==> flow/design.v <==
`timescale 1ns / 1ps
module clk_div(input clk,
					input rst,
					input SW2,
					output reg[31:0]clkdiv,
					output Clk_CPU
					);
	always @ (posedge clk or posedge rst) begin 
		if (rst) clkdiv <= 0; else clkdiv <= clkdiv + 1'b1; end
	assign Clk_CPU=(SW2)? clkdiv[24] : clkdiv[1];
endmodule
# Reports on clk_div
# The steps from the RTL of clk_div to its reports follow in flow order.
# Line numbers count from 1 in the design file above.
# Cell names lack the library's common part.
setup:
  top: "clk_div"
  clock_port: "clk"
  lib: "sky130hd"
  corner: "tt_025C_1v80"

# Word level
# Source: Yosys, flattened and elaborated, memories not mapped. Widths are those after wreduce; folded enables and synchronous resets count as part of the registers. Registers that Yosys merges into a memory's read port (data or address) are not register bits. Print and check cells do not count. Equal cells are merged and count once.
bits:
  register_bits: 32
  in_bits: 3
  out_inout_bits: 33
classes:
  add_sub_neg: 1
  n_mux: 1
op_table:
  columns: ["cell", "n"]
  rows:
  - ["32-bit by 1-bit adder with 32-bit output with constant B", 1]
  - ["1-bit 2-to-1 mux", 1]

# Depth
# Yosys ltp: most cells in a row. Word level: on the elaborated netlist, between registers, memories and ports. Mapped: between sequential cells and ports; inverters and the memories' decode and read muxes count.
logic_depth:
  ltp_word: 1
  ABC_AREA: 0
  mapped_depth: 5
  ltp_nobuf: 5

# Netlist
# Yosys stat after the flow's synthesis: flattened, memories mapped to cells. It holds for the ABC_AREA given above (unset counts as 0); a run with the other value may have another netlist.
types:
  columns: ["type", "n", "type_area_um2"]
  rows:
  - ["dfrtp_1", 32, 800.768]
  - ["xor2_1", 19, 166.41]
  - ["xnor2_1", 11, 96.342]
  - ["nand3_1", 10, 50.048]
  - ["nor4_2", 4, 50.048]
  - ["and4_1", 5, 43.792]
  - ["nor4_1", 6, 37.536]
  - ["nand3_4", 2, 35.034]
  - ["nand2_1", 9, 33.782]
  - ["and3_1", 5, 31.28]
  - ["nand4_1", 4, 25.024]
  - ["nor3_1", 4, 20.019]
  - ["inv_1", 5, 18.768]
  - ["buf_2", 3, 15.014]
  - ["nor2_1", 4, 15.014]
  - ["ha_1", 1, 12.512]
  - ["mux2_2", 1, 11.261]
  - ["nand3_2", 1, 10.01]
# Other cell types: 4; their cells: 4.
synth_totals:
  mapped_cells: 130
  synth_area_um2: 1500.2
  seqArea_um2: 800.8
  ffs: 32
  buffers: 4

# Worst setup path after synthesis
# Source: OpenSTA report_checks on the synthesized netlist (no wires, ideal clock, input and output delay 20% of the period each), path of least setup slack; recovery checks are left aside. Register names are those of the netlist, which keeps one name where synthesis merged equal registers.
synth_path:
  kind: "register to register"
  startpoint: "reg clkdiv[1]"
  endpoint: "reg clkdiv[26]"
  clock_period_ns: 2.64
  setup_time_ns: 0.079
  t_first_pin_ns: 0.000
  t_arrival_ns: 1.440
  t_required_ns: 2.561
  setup_slack_ns: 1.121
  path_delay_ns: 1.519
  stages: 6
  path_buffers: 0
  synth_period_reached_ns: 1.519
# "path_delay_ns" is the arrival time less input delay plus setup time.
# "stages" counts driving pins, that of a launching flip-flop among them; a cell with two outputs on the path counts twice.
# "synth_period_reached_ns" = period - worst setup slack (recovery checks aside). The figure is calculated, with input and output delays left at 20% of the set period.
# The rows between start and end are the longest chain of elaborated cells between them; the timing report does not say that the signal goes this way. Where chains are equally long, one stands for them.
# A line is the first line of the expression or statement that the cell stems from. Yosys adds cells for indexed reads and writes and turns some case tables into memories.
synth_between:
  cell_sequence: "dfrtp_1 -> ha_1 -> and3_1 -> nand3_2 -> nor4_1 -> xor2_1"
  elab_chain_len: 1
  cone_cells: 1
synth_lines:
  columns: ["item", "line", "rtl"]
  rows:
  - ["start, declared", 5, "output reg[31:0]clkdiv,"]
  - ["start, assigned", 9, "if (rst) clkdiv <= 0; else clkdiv <= clkdiv + 1'b1; end"]
  - ["32-bit by 1-bit adder with 32-bit output", 9, null]
  - ["end, assigned", 9, null]
  - ["end, declared", 5, null]

# Path in the finished layout
# From the final timing report of entry A: the path of least setup slack in the routed layout; clock arrival at registers is part of the times.
layout_path:
  kind: "input to output"
  startpoint: "in SW2"
  endpoint: "out Clk_CPU"
  clock_period_ns: 2.09
  output_delay_ns: 0.42
  t_first_pin_ns: 0.42
  t_arrival_ns: 1.48
  t_required_ns: 1.67
  setup_slack_ns: 0.19
  stages: 3
  path_buffers: 2
# The rows between start and end are the longest chain of elaborated cells between them; the timing report does not say that the signal goes this way. Where chains are equally long, one stands for them.
layout_between:
  cell_sequence: "clkdlybuf4s50_1 -> mux2_2 -> dlygate4sd2_1"
  elab_chain_len: 1
  cone_cells: 1
layout_lines:
  columns: ["item", "line", "rtl"]
  rows:
  - ["start, declared", 4, "input SW2,"]
  - ["1-bit 2-to-1 mux", 10, "assign Clk_CPU=(SW2)? clkdiv[24] : clkdiv[1];"]
  - ["end, declared", 6, "output Clk_CPU"]

# Record of 2 stored runs of the RTL-to-layout flow on clk_div, platform sky130hd. The runs are unordered. Constraints: input delay and output delay 20% of the set period each, output load 0.01 pF.
# "period_less_ws_ns" is the run's clock period less its worst setup slack. It is reckoned from that one timing run; input and output delays stay at 20% of the period that was set.
# "power_total_mw" rests on the timing tool's default activity at the inputs, not on a simulated workload.
runs:
  - name: "entry A"
    settings:
      period_ns: 2.09
      CORE_UTILIZATION: 21
      PLACE_DENSITY_LB_ADDON: 0.02
      CELL_PAD_IN_SITES_GLOBAL_PLACEMENT: 1
      GPL_TIMING_DRIVEN: 1
      CTS_CLUSTER_SIZE: 13
      CTS_CLUSTER_DIAMETER: 146
      CAP_MARGIN: 0
      MAX_ROUTING_LAYER: "met4"
      CORE_MARGIN: 2
      SLEW_MARGIN: 20
    results:
      synthesis_area_um2: 1500.2
      die_um2: 7835.8
      final_stdcell_area_um2: 2074.5
      utilization_pct: 30.2
      ws_setup_ns: 0.190
      setupTns_ns: 0.000
      final_hold_ws_ns: 0.492
      power_total_mw: 1.130
      period_less_ws_ns: 1.900
  - name: "entry B"
    settings:
      period_ns: 2.05
      CORE_UTILIZATION: 37
      SETUP_SLACK_MARGIN: 0.52
      PLACE_DENSITY_LB_ADDON: 0.09
      CELL_PAD_IN_SITES_GLOBAL_PLACEMENT: 2
      CELL_PAD_IN_SITES_DETAIL_PLACEMENT: 1
      ABC_AREA: 0
      CTS_CLUSTER_SIZE: 40
      CTS_CLUSTER_DIAMETER: 64
      SLEW_MARGIN: 0
      MAX_ROUTING_LAYER: "met5"
      CAP_MARGIN: 20
      CORE_MARGIN: 2
    results:
      synthesis_area_um2: 1500.2
      die_um2: 4579.9
      final_stdcell_area_um2: 2447.3
      utilization_pct: 62.1
      ws_setup_ns: 0.458
      setupTns_ns: 0.000
      final_hold_ws_ns: 0.481
      power_total_mw: 1.147
      period_less_ws_ns: 1.592
